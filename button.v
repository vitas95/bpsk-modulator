==> flow/design.v <==
`timescale 1ns / 1ps
module button(
	input  clock,
	input  button_n,
	output out
);
reg        button_q, button_q2;
reg        rs, rs_q;
reg [13:0] counter;
wire increment = button_q2 & ~&counter;
wire decrement = ~button_q2 & |counter;
always @(posedge clock) begin
  button_q 	= ~button_n;
  button_q2 = button_q;
  if (increment)
    counter <= counter + 1;
  else if (decrement)
    counter <= counter - 1;
  if (&counter)
    rs <= 1;
  else if (~|counter)
    rs <= 0;
  rs_q <= rs;
end
assign out = rs & ~rs_q;
endmodule
==> Tool chain data of button <==
The steps from the RTL of button to its reports follow in flow order.
Lines are those of the file above, counted from 1.
Operators carry their Yosys type and port widths (W data, S select, Z words).
Library cell names are shortened.
{ "inputs": {"top_module": "button", "clk_port": "clock", "library": "sky130hd", "pvt_corner": "tt_025C_1v80"} }

==> Word level <==
Counts by Yosys on the flattened word-level netlist (proc, flatten, opt, wreduce; memories kept). Register bits leave out memories and registers merged into their read ports (data or address). Print and check cells are left out. Cells with the same type and inputs are merged into one.
{ "op_classes": {"reduce_and_logical": 4, "bitwise": 6, "n_addsub": 2, "mux": 2} }
{ "op_table": {"columns": ["operator", "n"], "rows": [
  ["$mux W14", 2],
  ["$add A14 B1 Y14 const B", 1],
  ["$sub A14 B1 Y14 const B", 1],
  ["$reduce_and A14 Y1", 1],
  ["$reduce_or A14 Y1", 1],
  ["$and A1 B1 Y1", 3],
  ["$not A1 Y1", 3],
  ["$reduce_bool A2 Y1", 1],
  ["$logic_not A1 Y1", 1]
]} }
{ "bits": {"output_inout_bits": 1, "reg_bits": 17} }

==> Depth <==
Depth = most cells in a row (Yosys ltp): at word level without a register or memory, in the mapped netlist without a sequential cell, where the memories' decode and read muxes count.
{ "logic_depth": {"ltp_word": 4, "ABC_AREA": 1, "depth_mapped": 14} }

==> Synthesis result <==
Source: synth_stat.txt of the flow (Yosys; design flattened, memories mapped). It holds for the ABC_AREA given above (unset counts as 0); a run with the other value may have another netlist.
Totals and module areas in this step are rounded.
{ "types": {"columns": ["type", "n", "area_total_um2"], "rows": [
  ["edfxtp_1", 14, 420.403],
  ["nand2_1", 53, 198.941],
  ["ha_1", 12, 150.144],
  ["inv_1", 23, 86.333],
  ["nor2_1", 18, 67.565],
  ["dfxtp_1", 3, 60.058],
  ["a21oi_1", 9, 45.043],
  ["nand2_2", 7, 43.792],
  ["xor2_1", 5, 43.792],
  ["nand3_1", 8, 40.038],
  ["nand4_1", 4, 25.024],
  ["fa_1", 1, 20.019],
  ["xnor2_1", 2, 17.517],
  ["o21ai_4", 1, 16.266],
  ["nor4_1", 2, 12.512],
  ["nor2_4", 1, 11.261],
  ["a21oi_2", 1, 8.758],
  ["o21ai_2", 1, 8.758]
]} }
Not listed: further types 10, cells in them 10.
{ "mapped": {"n_buf": 0, "seq_area_um2": 480, "synth_area_um2": 1340, "ff_cells": 17, "cell_count": 175} }

==> Path before layout <==
Path of least setup slack by OpenSTA after synthesis, without wires, with an ideal clock, recovery checks aside; 20% of the period is set as input and as output delay. Where synthesis merged equal registers, the netlist keeps one of their names.
{ "synth_path": {"path_type": "register to register", "startpoint": "register counter[2]", "endpoint": "register counter[10]", "path_delay_ns": 2.203, "path_stages": 13, "n_path_buf": 0, "path_slack_ns": 0.517, "required_time_ns": 2.468, "arrival_time_ns": 1.951, "launch_ns": 0.000, "clock_period_ns": 2.72, "period_less_setup_slack_ns": 2.203} }
"path_delay_ns" = arrival - input delay + setup time.
"path_stages": output pins that drive a net of the path, with the launching flip-flop's if there is one; two outputs of one cell count as two.
"period_less_setup_slack_ns" is the clock period less the worst setup slack; recovery checks do not enter. This is arithmetic on one report: input and output delays are still those of the set period (20% each).
Between the ends stands the longest chain of elaborated cells between them, by number of cells; it is not shown to be the way that was timed. Of several equally long chains one is given.
A line is the first line of the expression or statement that the cell stems from. Yosys adds cells for indexed reads and writes and turns some case tables into memories.
Ways into the end's enable are left out, as the timed path ends at the data pin.
{ "synth_via": {"path_cell_list": "edfxtp_1 -> nand2_1 -> nor2_1 -> nand2_2 -> o21ai_4 -> inv_1 -> fa_1 -> o21ai_2 -> nand2_1 -> nand2_1 -> nand2_1 -> nand3_1 -> nand2_1", "elab_chain_len": 4, "cells_between": 9} }
{ "synth_rtl": {"columns": ["element", "line_no", "text"], "rows": [
  ["start: declaration", 9, "reg [13:0] counter;"],
  ["start: assignment", 16, "counter <= counter + 1;"],
  ["start: assignment", 18, "counter <= counter - 1;"],
  ["$reduce_or A14 Y1", 11, "wire decrement = ~button_q2 & |counter;"],
  ["$and A1 B1 Y1", 11, null],
  ["$mux W14", 17, "else if (decrement)"],
  ["$mux W14", 15, "if (increment)"],
  ["end: assignment", 16, null],
  ["end: assignment", 18, null],
  ["end: declaration", 9, null]
]} }

module button, platform sky130hd, 2 stored runs of the flow under differing settings, order arbitrary. Input and output delays are each 20% of the period that was set; the output load is 0.01 pF.
[
  {
    "run": "run 1",
    "settings": { "period_ns": 1.78, "CORE_UTILIZATION": 66, "PLACE_DENSITY_LB_ADDON": 0.2, "CELL_PAD_IN_SITES_GLOBAL_PLACEMENT": 1, "ABC_AREA": 1, "GPL_TIMING_DRIVEN": 0, "GPL_ROUTABILITY_DRIVEN": 0, "SLEW_MARGIN": 35, "MIN_ROUTING_LAYER": "met2", "CAP_MARGIN": 20, "CORE_MARGIN": 2 },
    "outcome": "incomplete, placement halted on FLW-0024"
  },
  {
    "run": "run 2",
    "settings": { "period_ns": 1.91, "CORE_UTILIZATION": 57, "PLACE_DENSITY_LB_ADDON": 0.09, "CORE_ASPECT_RATIO": 0.76, "TNS_END_PERCENT": 30, "ABC_AREA": 0, "GPL_ROUTABILITY_DRIVEN": 0, "CAP_MARGIN": 20, "CORE_MARGIN": 2, "SLEW_MARGIN": 20 },
    "outcome": "incomplete, routing halted on DPL-0033"
  }
]
